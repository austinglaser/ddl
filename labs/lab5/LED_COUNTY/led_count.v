==> flow/design.v <==
module led_count
(input clock, 
output [9:0]leds,
input reset_button,
input button);
reg [31:0]i;
wire clean;
wire reset;
reg clean_state;
reg [9:0]leds_hold;
initial
begin
clean_state = 0;
leds_hold = 10'b0000000000;
end
always @(posedge clock)
begin
	if(reset == 1'b0) leds_hold = 10'b0000000000;
	else
	begin
	if(clean != clean_state)
		begin
		clean_state <= clean;
		if(clean == 1'b0) leds_hold <= leds_hold + 1;
		end
	end
end
assign leds = leds_hold;
debounce button_noise(clock, button, clean);
debounce reset_noise(clock, reset_button, reset);
endmodule
module debounce 
(input clock,
input in,
output reg debounced);
reg [31:0]i;
reg [7:0]shift;
initial
begin
i = 0;
end  
always@(posedge clock)
begin
if(i >= 50000)
	begin
		shift = {shift[6:0],in};
		if(shift == 8'b11111111) debounced <= 1;
		if(shift == 8'b00000000) debounced <= 0;
		i <= 0;
	end
	else i <= i + 1;
end
endmodule
# [From RTL to reports: led_count]
# The steps from the RTL of led_count to its reports follow in flow order.
# Lines are those of the file above, counted from 1.
# Operators carry their Yosys type and port widths (W data, S select, Z words).
# The mark -- stands for no value.
[design] top="led_count" clk_port="clock" library="sky130hd" lib_corner="tt_025C_1v80"

# [After elaboration]
# Counts by Yosys on the flattened word-level netlist (proc, flatten, opt, wreduce; memories kept). Register bits leave out memories and registers merged into their read ports (data or address). Print and check cells are left out. Cells with the same type and inputs are merged into one.
[word_totals] ff_bits=91 inputBits=3 output_inout_bits=10 elab_cells=27
[op_classes] n_addsub=3 n_cmp=2 n_eq=3 mux=2 bitwise=1 reduce_and_logical=8
[op_table] cell="$add A32 B1 Y32 const B" count=2
[op_table] cell="$ge A32 B16 Y1 const B" count=2
[op_table] cell="$eq A8 B8 Y1 const B" count=2
[op_table] cell="$logic_not A8 Y1" count=2
[op_table] cell="$add A10 B1 Y10 const B" count=1
[op_table] cell="$reduce_and A2 Y1" count=4
[op_table] cell="$reduce_bool A2 Y1" count=2
[op_table] cell="$mux W1" count=2
[op_table] cell="$ne A1 B1 Y1" count=1
[op_table] cell="$not A1 Y1" count=1

# [Longest topological paths]
# Longest topological path by Yosys (ltp), each cell counted once; first at word level (registers and memories cut), then after technology mapping (sequential cells cut; the memories' decode and read muxes count).
[logic_depth] word_depth=3 abc_area=1 mapped_depth=9 ltp_nobuf=9

# [After synthesis]
# Source: synth_stat.txt of the flow (Yosys; design flattened, memories mapped). It holds for the ABC_AREA given above (unset counts as 0); a run with the other value may have another netlist.
[synth_totals] mapped_cells=372 yosys_area_um2=3432.0 seqArea_um2=1991.9 ffs=91 buf_cells=2
[types] cell_type="sky130_fd_sc_hd__dfxtp_1" count=74 type_area_um2=1.48E+03
[types] cell_type="sky130_fd_sc_hd__edfxtp_1" count=17 type_area_um2=510.49
[types] cell_type="sky130_fd_sc_hd__nor2_1" count=75 type_area_um2=281.52
[types] cell_type="sky130_fd_sc_hd__nand2_1" count=67 type_area_um2=251.491
[types] cell_type="sky130_fd_sc_hd__inv_1" count=29 type_area_um2=108.854
[types] cell_type="sky130_fd_sc_hd__nor2_2" count=17 type_area_um2=106.352
[types] cell_type="sky130_fd_sc_hd__xnor2_1" count=9 type_area_um2=78.826
[types] cell_type="sky130_fd_sc_hd__xor2_1" count=9 type_area_um2=78.826
[types] cell_type="sky130_fd_sc_hd__ha_1" count=6 type_area_um2=75.072
[types] cell_type="sky130_fd_sc_hd__nand4_1" count=12 type_area_um2=75.072
[types] cell_type="sky130_fd_sc_hd__a21oi_1" count=13 type_area_um2=65.062
[types] cell_type="sky130_fd_sc_hd__nand4_4" count=2 type_area_um2=42.541
[types] cell_type="sky130_fd_sc_hd__nand3_1" count=8 type_area_um2=40.038
[types] cell_type="sky130_fd_sc_hd__nor3_1" count=8 type_area_um2=40.038
[types] cell_type="sky130_fd_sc_hd__o21ai_0" count=5 type_area_um2=25.024
[types] cell_type="sky130_fd_sc_hd__buf_6" count=2 type_area_um2=22.522
[types] cell_type="sky130_fd_sc_hd__nand3_2" count=2 type_area_um2=20.019
[types] cell_type="sky130_fd_sc_hd__o21bai_4" count=1 type_area_um2=18.768
# Other cell types: 13; their cells: 16.

# [Path before layout]
# Source: OpenSTA report_checks on the synthesized netlist (no wires, ideal clock, input and output delay 20% of the period each), path of least setup slack; recovery checks are left aside. Register names are those of the netlist, which keeps one name where synthesis merged equal registers.
[synth_timing] kind="register -> register" from="register reset_noise.i[11]" to="register reset_noise.shift[0]" period_ps=1570 setup_ps=307 launch_ps=0 arrival_ps=1083 t_required_ps=1263 slack_ps=179 delay_ps=1390 stages=6 n_path_buf=1 synth_period_reached_ps=1391
# "delay_ps" = arrival - input delay + setup time.
# "stages" counts driving pins, that of a launching flip-flop among them; a cell with two outputs on the path counts twice.
# "synth_period_reached_ps" is the clock period less the worst setup slack; recovery checks do not enter. This is arithmetic on one report: input and output delays are still those of the set period (20% each).
# The rows between start and end are the longest chain of elaborated cells between them; the timing report does not say that the signal goes this way. Where chains are equally long, one stands for them.
# A line is the first line of the expression or statement that the cell stems from. Yosys adds cells for indexed reads and writes and turns some case tables into memories.
[synth_between] cell_sequence="sky130_fd_sc_hd__dfxtp_1 sky130_fd_sc_hd__or2_4 sky130_fd_sc_hd__nor2_1 sky130_fd_sc_hd__nand3_1 sky130_fd_sc_hd__nand4_4 sky130_fd_sc_hd__buf_6" elab_chain_len=1 cone_cells=1 cone_lines=1 classes_between="1 x compare"
[synth_lines] element="start: declaration" line_no=36 text="reg [31:0]i;"
[synth_lines] element="start: assignment" line_no=49 text="i <= 0;"
[synth_lines] element="start: assignment" line_no=51 text="else i <= i + 1;"
[synth_lines] element="$ge A32 B16 Y1" line_no=44 text="if(i >= 50000)"
[synth_lines] element="end: assignment" line_no=46 text="shift = {shift[6:0],in};"
[synth_lines] element="end: declaration" line_no=37 text="reg [7:0]shift;"

# [Worst path after layout]
# From the final timing report of entry A: the path of least setup slack in the routed layout; clock arrival at registers is part of the times.
# The path's times are printed in steps of 10 ps; the period is the one set.
[layout_timing] kind="register -> output" from="register leds_hold[3]" to="output port leds[3]" period_ps=3290 out_delay_ps=660 launch_ps=330 arrival_ps=1310 t_required_ps=2630 slack_ps=1330 stages=2 n_path_buf=1
[layout_between] cell_sequence="sky130_fd_sc_hd__dfxtp_1 sky130_fd_sc_hd__clkdlybuf4s50_1" elab_chain_len=0 cone_cells=0 cone_lines=0
[layout_lines] element="start: declaration" line_no=10 text="reg [9:0]leds_hold;"
[layout_lines] element="start: assignment" line_no=18 text="if(reset == 1'b0) leds_hold = 10'b0000000000;"
[layout_lines] element="start: assignment" line_no=24 text="if(clean == 1'b0) leds_hold <= leds_hold + 1;"
[layout_lines] element="end: declaration" line_no=3 text="output [9:0]leds,"

# 2 stored runs of led_count in the flow (synthesis by Yosys, layout by OpenROAD, sky130hd cells), in arbitrary order. Constraints: input delay and output delay 20% of the set period each, output load 0.01 pF.
# "period_less_ws_ps" means the clock period less the worst setup slack. The figure is calculated, with input and output delays left at 20% of the set period.
run="entry A" settings period_ns=3.29 CORE_UTILIZATION=30 SETUP_SLACK_MARGIN=0.11 TNS_END_PERCENT=45 ABC_AREA=1 GPL_TIMING_DRIVEN=1 CAP_MARGIN=20 CORE_MARGIN=2 SLEW_MARGIN=20
run="entry A" results yosys_chip_area_um2=3432.0 design_die_area_um2=12312.1 final_cell_area_um2=4140.2 final_setup_ws_ps=1325 timing.setup.tns_ps=0 holdWs_ps=443 period_less_ws_ps=1965
run="entry B" settings period_ns=2.11 CORE_UTILIZATION=42 SETUP_SLACK_MARGIN=-0.1 PLACE_DENSITY_LB_ADDON=0.07 CELL_PAD_IN_SITES_GLOBAL_PLACEMENT=0 CELL_PAD_IN_SITES_DETAIL_PLACEMENT=1 ABC_AREA=1 GPL_TIMING_DRIVEN=0 MIN_ROUTING_LAYER="met1" MAX_ROUTING_LAYER="met5" CAP_MARGIN=20 CORE_MARGIN=2 SLEW_MARGIN=20
run="entry B" results yosys_chip_area_um2=3432.0 design_die_area_um2=8910.4 final_cell_area_um2=3967.6 final_setup_ws_ps=349 timing.setup.tns_ps=0 holdWs_ps=457 period_less_ws_ps=1761
