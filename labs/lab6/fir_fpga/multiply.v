==> flow/design.v <==
module multiply (
  clock,
  mult_1,
  mult_2,
  product
);
	parameter width_1 = 10;
	parameter width_2 = 17;
	input clock;
	input  [width_1-1:0] mult_1;
	input  [width_2-1:0] mult_2;
	output reg [(width_1 + width_2)-1:0] product;
	always @(posedge clock) product <= (mult_1 * mult_2);
endmodule
==> Reports on multiply <==
What the tools print for multiply, step after step.
Line numbers count from 1 in the design file above.
Operators carry their Yosys type and port widths (W data, S select, Z words).
Library cell names are shortened.
{ "design": {"design": "multiply", "clk_port": "clock", "cell_library": "sky130hd", "pvt_corner": "tt_025C_1v80"} }

==> Elaborated design <==
Source: Yosys, flattened and elaborated, memories not mapped. Widths are those after wreduce; folded enables and synchronous resets count as part of the registers. Registers that Yosys merges into a memory's read port (data or address) are not register bits. Print and check cells do not count. Equal cells are merged and count once.
{ "word_totals": {"register_bits": 27, "latch_bits": 0, "mem_bits_rw": 0, "mem_bits_ro": 0, "clocked_rd_ports_x_width": 0, "mem_count": 0, "output_inout_bits": 27, "elab_cells": 2} }
{ "op_classes": {"n_addsub": 0, "n_mul": 1, "div_mod_pow": 0, "cmp": 0, "equal": 0, "shift": 0, "muxes": 0, "n_logic": 0, "n_reduce_logical": 0} }
{ "op_table": {"columns": ["op", "count"], "rows": [
  ["$mul A10 B17 Y27", 1]
]} }

==> Logic depth <==
Depth = most cells in a row (Yosys ltp): at word level without a register or memory, in the mapped netlist without a sequential cell, where the memories' decode and read muxes count.
{ "depth": {"ltp_word": 1, "abc_area": 0, "ltp_mapped": 21, "mapped_depth_nobuf": 18} }

==> After synthesis <==
Source: synth_stat.txt of the flow (Yosys; design flattened, memories mapped). It holds for the ABC_AREA given above (unset counts as 0); a run with the other value may have another netlist.
Totals and module areas in this step are rounded.
{ "mapped": {"cells": 678, "synth_area_mm2": 0.00601, "sequential_area_mm2": 0.000541, "ffs": 27} }
{ "types": {"columns": ["type", "count", "type_area_um2"], "rows": [
  ["fa_1", 118, 2.36E+03],
  ["ha_1", 62, 775.744],
  ["dfxtp_1", 27, 540.518],
  ["and2_1", 83, 519.248],
  ["inv_1", 125, 469.2],
  ["nand2_1", 106, 397.882],
  ["xnor2_1", 15, 131.376],
  ["clkbuf_1", 33, 123.869],
  ["a21oi_1", 21, 105.101],
  ["xor2_1", 9, 78.826],
  ["a21o_1", 10, 75.072],
  ["o21ai_0", 13, 65.062],
  ["nor2_1", 14, 52.55],
  ["nand4_1", 5, 31.28],
  ["o211ai_1", 3, 22.522],
  ["o21bai_1", 3, 22.522],
  ["nand3_1", 4, 20.019],
  ["a31oi_1", 3, 18.768]
]} }
Not listed: further types 20, cells in them 24.

==> Worst setup path after synthesis <==
Path of least setup slack by OpenSTA after synthesis, without wires, with an ideal clock, recovery checks aside; 20% of the period is set as input and as output delay. Where synthesis merged equal registers, the netlist keeps one of their names.
{ "synth_timing": {"kind": "input port to flip-flop", "start": "input mult_1[1]", "end": "register (name not given)", "clock_period_ns": 7.89, "setup_ns": 0.126, "t_first_pin_ns": 1.578, "arrival_ns": 6.342, "t_required_ns": 7.764, "slack_ns": 1.421, "path_delay_ns": 4.890, "driving_pins": 19, "period_less_setup_slack_ns": 6.469} }
"path_delay_ns" is the arrival time less input delay plus setup time.
"driving_pins" counts driving pins, that of a launching flip-flop among them; a cell with two outputs on the path counts twice.
"period_less_setup_slack_ns" is the clock period less the worst setup slack; recovery checks do not enter. This is arithmetic on one report: input and output delays are still those of the set period (20% each).
Between the ends stands the longest chain of elaborated cells between them, by number of cells; it is not shown to be the way that was timed. Of several equally long chains one is given.
A line is the first line of the expression or statement that the cell stems from. Yosys adds cells for indexed reads and writes and turns some case tables into memories.
{ "synth_between": {"cell_sequence": "clkbuf_1 clkbuf_1 nand2_1 fa_1 inv_1 fa_1 inv_1 fa_1 inv_1 fa_1 inv_1 fa_1 inv_1 ha_1 nand2_1 or4_1 a2111oi_2 o32ai_1 xnor2_1", "elab_chain_len": 1, "cells_between": 1, "cone_lines": 1, "cone_classes": "1 x mul"} }
{ "synth_lines": {"columns": ["element", "line", "rtl"], "rows": [
  ["start: declaration", 10, "input [width_1-1:0] mult_1;"],
  ["$mul A10 B17 Y27", 13, null],
  ["end: assignment", 13, null],
  ["end: declaration", 12, null]
]} }

==> Path in the finished layout <==
From the final timing report of entry A: the path of least setup slack in the routed layout; clock arrival at registers is part of the times.
{ "layout_timing": {"kind": "input port to flip-flop", "start": "input mult_1[2]", "end": "register (name not given)", "clock_period_ns": 4.75, "setup_ns": 0.11, "t_first_pin_ns": 0.95, "arrival_ns": 5.48, "t_required_ns": 4.90, "slack_ns": -0.58, "driving_pins": 19} }
Between the ends stands the longest chain of elaborated cells between them, by number of cells; it is not shown to be the way that was timed. Of several equally long chains one is given.
{ "layout_between": {"cell_sequence": "buf_4 buf_6 nand2_1 fa_1 inv_1 fa_1 inv_1 fa_1 inv_1 fa_1 inv_1 fa_1 inv_2 ha_4 nand2_2 or4_4 a2111oi_4 o32ai_2 xnor2_1", "elab_chain_len": 1, "cells_between": 1, "cone_lines": 1, "cone_classes": "1 x mul"} }
{ "layout_lines": {"columns": ["element", "line", "rtl"], "rows": [
  ["start: declaration", 10, "input [width_1-1:0] mult_1;"],
  ["$mul A10 B17 Y27", 13, null],
  ["end: assignment", 13, null],
  ["end: declaration", 12, null]
]} }

Wiki page: multiply / flow data

Record of 2 stored runs of the RTL-to-layout flow on multiply, platform sky130hd. The runs are unordered. Constraints: input delay and output delay 20% of the set period each, output load 0.01 pF.
"achieved_clock_period_ns" means the clock period less the worst setup slack. The figure is calculated, with input and output delays left at 20% of the set period.
"worst_path_ns" is the time allowed to the run's worst setup path (the clock period less input and output delay, where it has them) less its slack. Clock arrival times count: a late capture clock shortens it, a late launch clock lengthens it.
Measured values are rounded.
[
  {
    "run": "entry A",
    "settings": { "period_ns": 4.75, "CORE_UTILIZATION": 51, "CORE_MARGIN": 4, "CELL_PAD_IN_SITES_GLOBAL_PLACEMENT": 2, "GPL_ROUTABILITY_DRIVEN": 1, "CTS_CLUSTER_SIZE": 79, "CAP_MARGIN": 5, "SLEW_MARGIN": 20 },
    "results": { "finish.stdcell_area_mm2": 0.00869, "worst_path_ns": 4.38, "worst_setup_path_type": "input port to flip-flop", "ys_area_mm2": 0.00601, "final_setup_tns_ns": -6.23, "utilization_pct": 75.8, "final_hold_ws_ns": 1.35, "setup_ws_ns": -0.584, "die_mm2": 0.0136, "achieved_clock_period_ns": 5.334 }
  },
  {
    "run": "entry B",
    "settings": { "period_ns": 3.89, "CORE_UTILIZATION": 29, "PLACE_DENSITY": 0.95, "HOLD_SLACK_MARGIN": 0.23, "CORE_ASPECT_RATIO": 0.65, "CELL_PAD_IN_SITES_DETAIL_PLACEMENT": 0, "TNS_END_PERCENT": 95, "ABC_AREA": 1, "GPL_TIMING_DRIVEN": 0, "CTS_CLUSTER_SIZE": 57, "SLEW_MARGIN": 5, "MIN_ROUTING_LAYER": "met1", "CAP_MARGIN": 20, "CORE_MARGIN": 2 },
    "results": { "die_mm2": 0.0246, "achieved_clock_period_ns": 4.720, "final_setup_tns_ns": -14.9, "ys_area_mm2": 0.00676, "final_hold_ws_ns": 0.875, "utilization_pct": 41.2, "worst_path_ns": 3.94, "worst_setup_path_type": "input port to flip-flop", "finish.stdcell_area_mm2": 0.00933, "setup_ws_ns": -0.830 }
  }
]
